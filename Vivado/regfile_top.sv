==> flow/design.v <==
`timescale 1 ns / 1 ps 
module OneShot(clk, rst, in, os);
	input wire logic clk;        
	input wire logic rst;        
	input wire logic in;         
	output logic os;             
	logic [1:0] state, next_state;
	localparam ZERO = 2'b00;
	localparam INC = 2'b01;
	localparam ONE = 2'b10;
	always_ff@(posedge clk)
		if (rst)
			state <= ZERO;
		else
			state <= next_state;
	always_comb begin
		next_state = state;
		case(state)
			ZERO:
				if (in)
					next_state = INC;
			INC:
				if (in)
					next_state = ONE;
				else
					next_state = ZERO;
			ONE:
				if (!in)
					next_state = ZERO;			         
		endcase
	end
	assign os = (state == INC);
endmodule
`timescale 1 ns / 1 ps 
localparam[3:0] AND_OP = 4'b0000;
localparam[3:0] OR_OP = 4'b0001;
localparam[3:0] ADD_OP = 4'b0010;
localparam[3:0] SUB_OP = 4'b0110;
localparam[3:0] LESS_OP = 4'b0111;
localparam[3:0] RIGHT_L_OP = 4'b1000;
localparam[3:0] LEFT_L_OP = 4'b1001;
localparam[3:0] RIGHT_AR_OP = 4'b1010;
localparam[3:0] XOR_OP = 4'b1101;
module alu(op1, op2, alu_op, zero, result);
	input wire logic [31:0] op1, op2;
	input wire logic [3:0] alu_op;
	output logic zero;
	output logic [31:0] result;
	always_comb 
	begin
	   case (alu_op)
	   	   default : result = op1 + op2;
	       ADD_OP :  result = op1 + op2;
	       SUB_OP :  result = op1 - op2;
	       AND_OP :  result = op1 & op2;
	       OR_OP : result = op1 | op2;
	       XOR_OP : result = op1 ^ op2;
	       LESS_OP : result = $signed(op1) < $signed(op2);
	       LEFT_L_OP : result = op1 << op2[4:0];
	       RIGHT_L_OP : result = op1 >> op2[4:0];
	       RIGHT_AR_OP : result = $unsigned($signed(op1) >>> op2[4:0]);
	   endcase
	   if(!result)
	       zero = 1;
	   else
	       zero = 0;
	end
endmodule
`timescale 1 ns / 1 ps 
module regfile(clk, readReg1, readReg2, writeReg, writeData, write, readData1, readData2);
	input wire logic clk, write;
	input wire logic [4:0] readReg1, readReg2, writeReg;
	input wire logic [31:0] writeData;
	output logic [31:0] readData1, readData2;
	logic [31:0] register[31:0];
	localparam registerSize = 32;
	integer i;
    initial
      for (i=0; i < registerSize; i=i+1)
        register[i] = 0;
	 always_ff@ (posedge clk) begin
	   readData1 <= register[readReg1];
	   readData2 <= register[readReg2];
	   if (write && writeReg != 0) begin
	     register[writeReg] <= writeData;
	     if (readReg1 == writeReg)
	         readData1 <= writeData;
	     if (readReg2 == writeReg)
	         readData2 <= writeData;
	   end
	 end	
endmodule
`timescale 1 ns / 1 ps 
module regfile_top(clk, btnc, btnl, btnu, btnd, sw, led);
	input wire logic clk, btnc, btnl, btnu, btnd;
	input wire logic [15:0] sw;
	output logic [15:0] led;
	logic [14:0] Address_register;
	logic btnc_d, btnc_one;
	logic [31:0] regReadDataA, regReadDataB, writeData_in;
	logic zero_throw;
	logic [31:0] result;
    always_ff@ (posedge clk) begin
        btnc_d <= btnc;
        if(btnu) 
            Address_register <= 0;
        else if(btnl)
            Address_register <= sw[14:0];
        else
            Address_register <= Address_register;       
    end
    OneShot osc (.clk(clk), .rst(btnu), .in(btnc_d), .os(btnc_one));
    always_comb begin
        if(sw[15])
            writeData_in = {{17{sw[14]}}, sw[14:0]};
        else
            writeData_in = result;
    end
    regfile masterReg (.clk(clk), .readReg1(Address_register[4:0]), 
    .readReg2(Address_register[9:5]), .writeReg(Address_register[14:10]), 
    .writeData(writeData_in), .write(btnc_one), .readData1(regReadDataA), 
    .readData2(regReadDataB));
    alu ALU1 (.op1(regReadDataA), .op2(regReadDataB), .alu_op(sw[3:0]), 
    .zero(zero_throw), .result(result));
    always_comb begin
        if(!btnd)
            led = regReadDataA[15:0];
        else
            led = regReadDataA[31:16];
    end
endmodule
Tool chain data of regfile_top
Tool output for the design above, in the order of the flow.
Lines are those of the file above, counted from 1.
Operators: Yosys type, input widths -> output width; for muxes data width and select width s.
Library cell names are shortened.
{ "setup": {"top": "regfile_top", "clock_port": "clk", "library": "sky130hd", "pvt_corner": "tt_025C_1v80"} }

Word-level counts
Yosys after proc, flatten, opt, wreduce and memory -nomap, before mapping. Print and check cells are not counted. Equal cells are merged and count once.
Memory sizes are those after Yosys's memory passes, which may raise the word count (mostly to a power of two), join words into wider ones and drop unused or constant bits.
{ "classes": {"logic": 3, "muxes": 18, "multipliers": 0, "n_div": 0, "reduce_logical": 6, "equal": 13, "addsub": 2, "shifts": 3, "compare": 1} }
{ "op_table": {"columns": ["cell", "n"], "rows": [
  ["$pmux 32 s8", 1],
  ["$mux 32", 6],
  ["$add 32x32->32", 1],
  ["$sub 32x32->32", 1],
  ["$lt 32x32->1", 1],
  ["$and 32x32->32", 1],
  ["$or 32x32->32", 1],
  ["$xor 32x32->32", 1],
  ["$shl 32x5->32", 1],
  ["$shr 32x5->32", 1],
  ["$sshr 32x5->32", 1],
  ["$mux 5", 5],
  ["$eq 4x4->1 const B", 4],
  ["$mux 16", 1],
  ["$eq 5x5->1", 2],
  ["$eq 4x3->1 const B", 2],
  ["$pmux 2 s3", 1],
  ["$mux 2", 3],
  ["$reduce_bool 5->1", 1],
  ["$ne 2x2->1 const B", 2],
  ["$eq 4x1->1 const B", 1],
  ["$logic_not 4->1", 1],
  ["$reduce_and 3->1", 1],
  ["$reduce_bool 3->1", 1],
  ["$eq 2x1->1 const B", 1],
  ["$eq 2x2->1 const B", 1],
  ["$logic_not 2->1", 1],
  ["$logic_and 1x1->1", 1],
  ["$mux 1", 1]
]} }
{ "bits": {"mem_bits_ro": 0, "ramBits": 1024, "latch_bits": 0, "output_inout_bits": 16, "in_bits": 21, "memories": 1, "clocked_rd_ports_x_width": 64, "regBits": 82} }
{ "memory_table": {"columns": ["memory", "size", "word_bits", "read_ports", "wr", "line_no", "text"], "rows": [
  ["masterReg.register", 32, 32, 2, 1, 75, "logic [31:0] register[31:0];"]
]} }

Logic depth
Longest topological path by Yosys (ltp), each cell counted once; first at word level (registers and memories cut), then after technology mapping (sequential cells cut; the memories' decode and read muxes count).
{ "depth": {"word_depth": 5, "abc_area": 0, "ltp_mapped": 14, "ltp_nobuf": 12} }

Synthesis result
Yosys stat after the flow's synthesis: flattened, memories mapped to cells. It holds for the ABC_AREA given above (unset counts as 0); a run with the other value may have another netlist.
{ "by_type": {"columns": ["cell", "n", "type_area_um2"], "rows": [
  ["edfxtp_1", 1024, 3.07E+04],
  ["mux4_2", 682, 1.54E+04],
  ["dfxtp_1", 92, 1.84E+03],
  ["ha_1", 97, 1.21E+03],
  ["mux2i_1", 103, 1.03E+03],
  ["a21oi_1", 166, 830.797],
  ["clkbuf_1", 207, 776.995],
  ["nor2_1", 203, 761.981],
  ["nand2_1", 160, 600.576],
  ["o21ai_0", 113, 565.542],
  ["a211oi_1", 66, 495.475],
  ["inv_1", 125, 469.2],
  ["nor2b_1", 57, 356.592],
  ["mux2_2", 28, 315.302],
  ["o211ai_1", 39, 292.781],
  ["buf_1", 71, 266.506],
  ["nand3_1", 44, 220.211],
  ["a22oi_1", 26, 195.187]
]} }
Not listed: further types 71, cells in them 386.
{ "synth_totals": {"synth_area_um2": 59308.1, "mapped_cells": 3689, "ffs": 1116, "seq_area_um2": 32591.3} }
The figures by module come from a second, unflattened synthesis with its own total; it is not the netlist above.
{ "unflattened": {"hier_cells": 4975, "hier_area_um2": 62533.7} }
Rows give one instance, submodules left out.
{ "modules": {"columns": ["module", "seq_area_um2", "instances", "cells", "mod_area_um2"], "rows": [
  ["regfile", 32030.7, 1, 3289, 50790.0],
  ["alu", 0.0, 1, 1559, 10472.5],
  ["regfile_top", 320.3, 1, 123, 1216.2],
  ["OneShot", 40.0, 1, 4, 55.1]
]} }

Worst setup path after synthesis
OpenSTA on the mapped netlist: ideal clock, no wires. The path of least setup slack (recovery checks aside). Input and output delay are each 20% of the period. Register names are those of the netlist, which keeps one name where synthesis merged equal registers.
{ "synth_timing": {"kind": "input to register", "startpoint": "in sw[0]", "endpoint": "mem masterReg.register[0][13]", "in_delay_ns": 2.200, "slack_ns": 4.706, "n_path_buf": 2, "clock_period_ns": 11.0, "setup_time_ns": 0.591, "delay_ns": 4.094, "stages": 7, "t_required_ns": 10.409, "arrival_ns": 5.703, "period_less_setup_slack_ns": 6.294} }
"delay_ns" is the arrival time less input delay plus setup time.
"stages": output pins that drive a net of the path, with the launching flip-flop's if there is one; two outputs of one cell count as two.
"period_less_setup_slack_ns" = period - worst setup slack (recovery checks aside). The figure is calculated, with input and output delays left at 20% of the set period.
Between the ends stands the longest chain of elaborated cells between them, by number of cells; it is not shown to be the way that was timed. Of several equally long chains one is given.
Each line given opens the expression or statement behind the cell; cells for indexed reads and writes are added by Yosys, which also makes memories of some case tables.
{ "synth_between": {"cell_sequence": "clkbuf_1 -> or4b_2 -> clkbuf_1 -> o21ai_0 -> a211o_1 -> nor3_1 -> o41ai_1", "elab_chain_cells": 4, "cone_cells": 11, "classes_between": "eq/ne (7); mux (3); reduce/logical (1)"} }
{ "synth_lines": {"columns": ["element", "line_no", "text"], "rows": [
  ["from (decl)", 96, "input wire logic [15:0] sw;"],
  ["$eq 4x4->1", 51, "case (alu_op)"],
  ["$pmux 32 s8", 51, null],
  ["$mux 32", 114, "if(sw[15])"],
  ["$mux 32", 84, "if (write && writeReg != 0) begin"],
  ["to (decl)", 75, "logic [31:0] register[31:0];"]
]} }

Timing after layout
Path of least setup slack in the final report of flow run 1 (OpenROAD, finished layout, wires in). Where an end is a register, its clock arrival counts in the times.
{ "layout_timing": {"kind": "register to register", "startpoint": "reg masterReg.readData1[6]", "endpoint": "mem masterReg.register[26][22]", "t_required_ns": 6.64, "arrival_ns": 5.61, "n_path_buf": 2, "setup_time_ns": 0.40, "stages": 14, "slack_ns": 1.03, "clock_period_ns": 6.34} }
{ "layout_between": {"cell_sequence": "dfxtp_1 -> inv_1 -> ha_1 -> nand3_1 -> a211oi_1 -> buf_4 -> o211ai_1 -> and2_1 -> o221a_2 -> o21ai_0 -> a2bb2oi_1 -> o41ai_2 -> buf_4 -> inv_1"} }
{ "layout_lines": {"columns": ["element", "line_no", "text"], "rows": [
  ["from (decl)", 74, "output logic [31:0] readData1, readData2;"],
  ["from (assign)", 82, "readData1 <= register[readReg1];"],
  ["from (assign)", 87, "readData1 <= writeData;"],
  ["to (decl)", 75, "logic [31:0] register[31:0];"]
]} }
Chain of elaborated cells between the ends: none given.

FLOW RESULTS
============

Settings and measured results of 2 stored flow runs for module regfile_top (sky130hd), not sorted in any way. The constraints put input and output delay at 20% of the set period each and load the outputs with 0.01 pF.
"achieved clock period (ns)" = clock period - worst setup slack. The figure is calculated, with input and output delays left at 20% of the set period.
"worst setup path time (ns)" = time allowed to the worst setup path (clock period - input delay - output delay, where it has them) - its slack; a late launch clock adds to it, a late capture clock takes from it.
"finish__power__total" is the tool's figure for a default switching activity; nothing was simulated.

settings of flow run 1
{
  "period_ns": 6.34,
  "CORE_UTILIZATION": 43,
  "SETUP_SLACK_MARGIN": 1.13,
  "PLACE_DENSITY": 0.9,
  "CORE_MARGIN": 4,
  "TNS_END_PERCENT": 20,
  "CTS_CLUSTER_DIAMETER": 96,
  "CAP_MARGIN": 0,
  "MIN_ROUTING_LAYER": "met1",
  "MAX_ROUTING_LAYER": "met5",
  "SLEW_MARGIN": 20
}
report of flow run 1
yosys chip area after synthesis (um^2): 59308.1
finish__design__die__area: 143933.0
finish__design__instance__area__stdcell: 65907.0
finish__design__instance__utilization: 0.4799
finish__timing__setup__ws: 1.027
finish__timing__setup__tns: 0.000
finish__timing__hold__ws: 0.441
finish__power__total: 2.112e-02
achieved clock period (ns): 5.313
worst setup path time (ns): 5.31
worst setup path kind: register to register

settings of flow run 2
{
  "period_ns": 11.0,
  "CORE_UTILIZATION": 24,
  "SETUP_SLACK_MARGIN": 1.89,
  "PLACE_DENSITY_LB_ADDON": 0.19,
  "CORE_MARGIN": 3,
  "CELL_PAD_IN_SITES_GLOBAL_PLACEMENT": 0,
  "TNS_END_PERCENT": 60,
  "GPL_TIMING_DRIVEN": 0,
  "CTS_CLUSTER_SIZE": 54,
  "CTS_CLUSTER_DIAMETER": 154,
  "SLEW_MARGIN": 0,
  "CAP_MARGIN": 20
}
report of flow run 2
yosys chip area after synthesis (um^2): 59308.1
finish__design__die__area: 253120.0
finish__design__instance__area__stdcell: 67587.3
finish__design__instance__utilization: 0.2763
finish__timing__setup__ws: 3.074
finish__timing__setup__tns: 0.000
finish__timing__hold__ws: 0.437
finish__power__total: 1.067e-02
achieved clock period (ns): 7.926
worst setup path time (ns): 5.73
worst setup path kind: input to register
